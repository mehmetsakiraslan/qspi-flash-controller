==> flow/design.v <==
`timescale 1ps / 1ps
module spi_denetleyici (
   input clk_i,
   input rst_i,
   input  [ 7:0] wb_adr_i,
   input  [31:0] wb_dat_i,
   input         wb_we_i,
   input         wb_stb_i,
   input  [ 3:0] wb_sel_i,
   input         wb_cyc_i,
   output        wb_ack_o,
   output [31:0] wb_dat_o,
   inout [3:0] io_qspi_data,
   output spi_cs_o,
   output spi_sck_o
);
   localparam [4:0]
   IDLE  = 5'b00001,
   WRITE = 5'b00010,
   READ  = 5'b00100,
   DUMMY = 5'b01000,
   INST  = 5'b10000;
   localparam [1:0] 
   sr = 2'b01,
   dr = 2'b10,
   qr = 2'b11;
   reg [31:0] control_register_r [9:0];
   reg [3:0] word_ctr;
   reg [4:0] state;
   reg [31:0] t_buffer;
   reg [31:0] r_buffer;
   wire new_inst = wb_stb_i;  
   reg [10:0] bit_ctr;
   wire [31:0] QSPI_CCR = control_register_r[0];
   wire [31:0] QSPI_ADR = control_register_r[1];
   wire [31:0] QSPI_STA = control_register_r[9];
   wire [7:0] instruction_value = QSPI_CCR[7:0];
   wire [1:0] data_mod = QSPI_CCR[9:8];
   wire write_flash = QSPI_CCR[10];
   wire [4:0] dummy_cycles = QSPI_CCR[15:11];
   wire [8:0] data_size = QSPI_CCR[24:16];
   wire [5:0] prescale = QSPI_CCR[30:25];
   wire reset_status_reg = QSPI_CCR[31];
   wire status_reg = QSPI_STA[0];
   wire [1:0] data_rate = (data_mod==2'b11) ? 4 : data_mod;
   reg ack;
   assign wb_ack_o = ack || wb_stb_i && (wb_adr_i!=0);
   reg inst_flag;
   reg clock_en;
   reg [5:0] prescale_ctr;
   always @(posedge clk_i) begin
      if(rst_i) begin
         prescale_ctr <= 0;
         clock_en <= 0;   
      end
      else begin
         if(prescale_ctr < prescale) begin
            clock_en <= 0;
            prescale_ctr <= prescale_ctr + 1;
         end
         else begin
            clock_en <= 1;
            prescale_ctr <= 0;
         end
      end
   end
   wire busy = state != IDLE; 
   assign wb_dat_o = control_register_r[wb_adr_i>>2];  
   integer i;
   always @(posedge clk_i) begin
      if(rst_i) begin
         for(i=0; i<10; i=i+1) begin
            control_register_r[i] <= 0;
            inst_flag <= 0;
         end
      end
      else begin
         if(wb_we_i && ~busy) begin
            control_register_r[wb_adr_i>>2] = wb_dat_i;
            if(wb_adr_i==0 && !wb_ack_o) begin
               inst_flag <= 1;
            end
         end
      end
   end
   reg [1:0] out_mod;
   assign io_qspi_data = out_mod==2'b11 ? t_buffer[31:28] : 
                         out_mod==2'b10 ? {t_buffer[31:30],2'bZZ} : 
                         out_mod==2'b01 ? {3'bZZZ, t_buffer[31]} : 4'bZZZZ;
   always @(posedge clk_i) begin
      if(rst_i) begin
         state <= IDLE;
         word_ctr <= 0;
         bit_ctr <= 0;
         t_buffer <= 0;
         r_buffer <= 0;
         ack <= 0;
         out_mod <= 2'b01;
      end
      else if (clock_en) begin
         case(state)
         IDLE: begin
            ack <= 0;
            if(new_inst && inst_flag) begin
               state <= INST;
               bit_ctr <= (QSPI_ADR==32'b0) ? 8 : 32;
               t_buffer <= (QSPI_ADR==32'b0) ? {instruction_value, 24'b0} : {instruction_value, QSPI_ADR[23:0]};
            end
         end
         INST: begin
            if(bit_ctr != 0) begin
               t_buffer <= t_buffer << 1;
               bit_ctr <= bit_ctr - 1;
               inst_flag <= 0;
               if(bit_ctr==1) begin
                  out_mod <= (!write_flash) ? 2'b00 : data_mod;
                  if(dummy_cycles!=0) begin
                     state <= DUMMY;
                     bit_ctr <= dummy_cycles;
                  end
                  else begin
                     state <= (write_flash) ? WRITE : READ;
                     bit_ctr <= (data_size+1)<<3;
                     word_ctr <= 1;
                     t_buffer <= control_register_r[2];
                  end
               end
            end
         end
         DUMMY: begin
            if(bit_ctr != 0) begin
               bit_ctr <= bit_ctr - data_rate;  
            end
            else begin
               state <= (write_flash) ? WRITE : READ;
               bit_ctr <= data_size;
               word_ctr <= 1;
               t_buffer <= control_register_r[2];
            end
         end
         WRITE: begin
            if(bit_ctr != 0) begin
               bit_ctr <= bit_ctr - data_rate;
               t_buffer <= t_buffer << data_rate;
               if((bit_ctr-data_rate)%32==0) begin
                  word_ctr <= word_ctr + 1;
                  t_buffer <= control_register_r[word_ctr+2];
               end
            end
            else begin
               ack <= 1;
               state <= IDLE;
               bit_ctr <= 0;
               out_mod <= 2'b01;
            end
         end
         READ: begin
            if(bit_ctr != 0) begin
               case(data_mod)
               sr: r_buffer <= {r_buffer, io_qspi_data[0]};
               dr: r_buffer <= {r_buffer, io_qspi_data[1:0]};
               qr: r_buffer <= {r_buffer, io_qspi_data[3:0]};
               default: r_buffer <= {r_buffer, io_qspi_data[0]};
               endcase
               bit_ctr <= bit_ctr - data_rate;
               if((bit_ctr-data_rate)%32==0) begin
                  word_ctr <= word_ctr + 1;
                  control_register_r[word_ctr] <= t_buffer;
               end
            end
            else begin
               ack <= 1;
               state <= IDLE;
               bit_ctr <= 0;
               out_mod <= 2'b01;
            end
         end
         endcase
      end   
   end
   assign spi_cs_o = (state==IDLE);  
   assign spi_sck_o = (prescale==0) ? clk_i&&(state!=IDLE) : clock_en&&(state!=IDLE);
endmodule
## Step by step through the tools: spi_denetleyici

The steps from the RTL of spi_denetleyici to its reports follow in flow order.
Lines are those of the file above, counted from 1.
Cell names lack the library's common part.
A cell with - has no value.

| set-up | value |
|---|---|
| design top | spi_denetleyici |
| clock | clk_i |
| cell library | sky130hd |
| library corner | tt_025C_1v80 |

## Word-level counts

Source: Yosys, flattened and elaborated, memories not mapped. Widths are those after wreduce. Registers that Yosys merges into a memory's read port (data or address) are not register bits. Print and check cells do not count. Equal cells are merged and count once.
Yosys's memory passes give these memory sizes; they may raise the number of words (mostly to a power of two), join words into wider ones and drop unused or constant bits.

| word-level totals | value |
|---|---|
| register bits after elaboration | 62 |
| bits in writable memories | 512 |
| memory cells | 1 |
| input bits | 49 |
| output and inout port bits | 39 |
| elaborated cells | 133 |

Memory list:

| name | words | bits a word | line | text |
|---|---|---|---|---|
| control_register_r | 16 | 32 | 27 | `reg [31:0] control_register_r [9:0];` |

| operators by class | value |
|---|---|
| add/sub/neg operators | 7 |
| $lt $le $gt $ge | 1 |
| eq/ne operators | 19 |
| shifts and indexed selects | 1 |
| multiplexer cells | 68 |
| bitwise gates (word level) | 3 |
| reduce/logical cells | 25 |

Operator list:

| cell | count |
|---|---|
| 32-bit 2-to-1 mux | 15 |
| 32-bit case mux with 3-bit select | 1 |
| 4-bit 2-to-1 mux | 18 |
| 32-bit OR reduction | 2 |
| 11-bit 2-to-1 mux | 5 |
| 11-bit case mux with 3-bit select | 1 |
| 32-bit by 2-bit left shift with 32-bit output | 1 |
| 32-bit zero test | 1 |
| 5-bit 2-to-1 mux | 4 |
| 5-bit case mux with 3-bit select | 1 |
| 1-bit 2-to-1 mux | 14 |
| 2-bit != test with constant B | 6 |
| 4-bit case mux with 3-bit select | 1 |
| 11-bit by 1-bit subtractor with 11-bit output with constant B | 1 |
| 11-bit by 1-bit == test with 1-bit output with constant B | 1 |
| 11-bit by 2-bit subtractor with 11-bit output | 1 |
| 11-bit nonzero test | 1 |
| 5-bit nonzero test | 2 |
| 2-bit 2-to-1 mux | 5 |
| 4-bit nonzero test | 2 |
| 8-bit by 1-bit adder with 8-bit output with constant B | 1 |
| 8-bit AND reduction | 1 |
| 8-bit nonzero test | 1 |
| 7-bit AND reduction | 1 |
| 2-bit == test with constant B | 3 |
| 3-bit nonzero test | 2 |
| 6-bit by 1-bit adder with 6-bit output with constant B | 1 |
| 6-bit < comparator | 1 |

Not listed: further kinds 23, cells in them 30.

## Longest topological paths

Depth = most cells in a row (Yosys ltp): at word level without a register or memory, in the mapped netlist without a sequential cell, where the memories' decode and read muxes count.

| depth | value |
|---|---|
| word-level depth | 11 |
| ABC_AREA | 0 |
| gate-level depth with buffers | 14 |
| gate-level depth less buffers | 10 |

## Synthesis result

Yosys stat after the flow's synthesis: flattened, memories mapped to cells. It holds for the ABC_AREA given above (unset counts as 0); a run with the other value may have another netlist.

Cell types:

| type | count | area in all (um^2) |
|---|---|---|
| dfxtp_1 | 350 | 7,006.72 |
| edfxtp_1 | 224 | 6.73E+03 |
| mux2i_1 | 451 | 4,514.33 |
| mux4_2 | 196 | 4.41E+03 |
| nand2_1 | 330 | 1.24E+03 |
| o21ai_0 | 166 | 830.797 |
| a21oi_1 | 145 | 725.696 |
| clkbuf_1 | 184 | 690.662 |
| nand3_1 | 109 | 545.523 |
| a221oi_1 | 62 | 543.021 |
| o211ai_1 | 61 | 457.939 |
| a22oi_1 | 60 | 450.432 |
| nor2_1 | 93 | 349.085 |
| buf_2 | 62 | 310.298 |
| nand2b_1 | 31 | 193.936 |
| ha_1 | 15 | 187.68 |
| inv_1 | 49 | 183.926 |
| or2_1 | 23 | 143.888 |

Not listed: further types 58, cells in them 227.

| mapped netlist | value |
|---|---|
| standard cells after synthesis | 2,838 |
| cell area after synthesis | 31,157.4 um^2 |
| sequential part of the area | 13,733.2 um^2 |
| flip-flops | 574 |
| buffers | 284 |

Memo
Re: implementation data of spi_denetleyici

Flow measurements of spi_denetleyici on sky130hd: 2 stored runs with different settings, listed in no order. Input and output delays are each 20% of the period that was set; the output load is 0.01 pF.
"period reached" = clock period - worst setup slack. The figure is calculated, with input and output delays left at 20% of the set period.
"critical path time": the worst setup path's part of the clock period (all of it between registers, 20% less for each end at a port) less its slack. A launch clock that arrives late makes it longer, a capture clock that arrives late makes it shorter.
"total power of the final layout": no workload was simulated; the value follows from the tool's default switching activity.
Among the settings, . means not set for that run.

| run name | period_ns | CORE_UTILIZATION | SETUP_SLACK_MARGIN | PLACE_DENSITY | GPL_TIMING_DRIVEN | CAP_MARGIN | SLEW_MARGIN | MAX_ROUTING_LAYER | CORE_MARGIN | PLACE_DENSITY_LB_ADDON | CELL_PAD_IN_SITES_GLOBAL_PLACEMENT | TNS_END_PERCENT | GPL_ROUTABILITY_DRIVEN | CTS_CLUSTER_DIAMETER | MIN_ROUTING_LAYER | total power of the final layout (µW) | final utilization (%) | total die area (um^2) | critical path time (ns) | kind of the worst setup path | worst setup slack after layout (ns) | worst hold slack in the final report (ns) | post-synthesis cell area (um^2) | period reached (ns) | area of the standard cells in the finished layout (um^2) | total negative slack on setup checks (ns) |
|---|---|---|---|---|---|---|---|---|---|---|---|---|---|---|---|---|---|---|---|---|---|---|---|---|---|---|
| record 1 | 6.18 | 70 | -0.2 | 0.62 | 1 | 0 | 30 | met5 | 2 | . | . | . | . | . | . | 8,669 | 78.6 | 46,214.3 | 2.89 | input -> output | 0.822 | 0.470 | 31,157.4 | 5.358 | 34,611.9 | 0.000 |
| record 2 | 4.76 | 63 | 0.08 | . | . | 20 | 20 | met5 | 2 | 0.17 | 0 | 90 | 0 | 396 | met1 | 10,887 | 71.3 | 51,250.2 | 2.55 | input -> output | 0.303 | 0.474 | 31,157.4 | 4.457 | 34,809.6 | 0.000 |
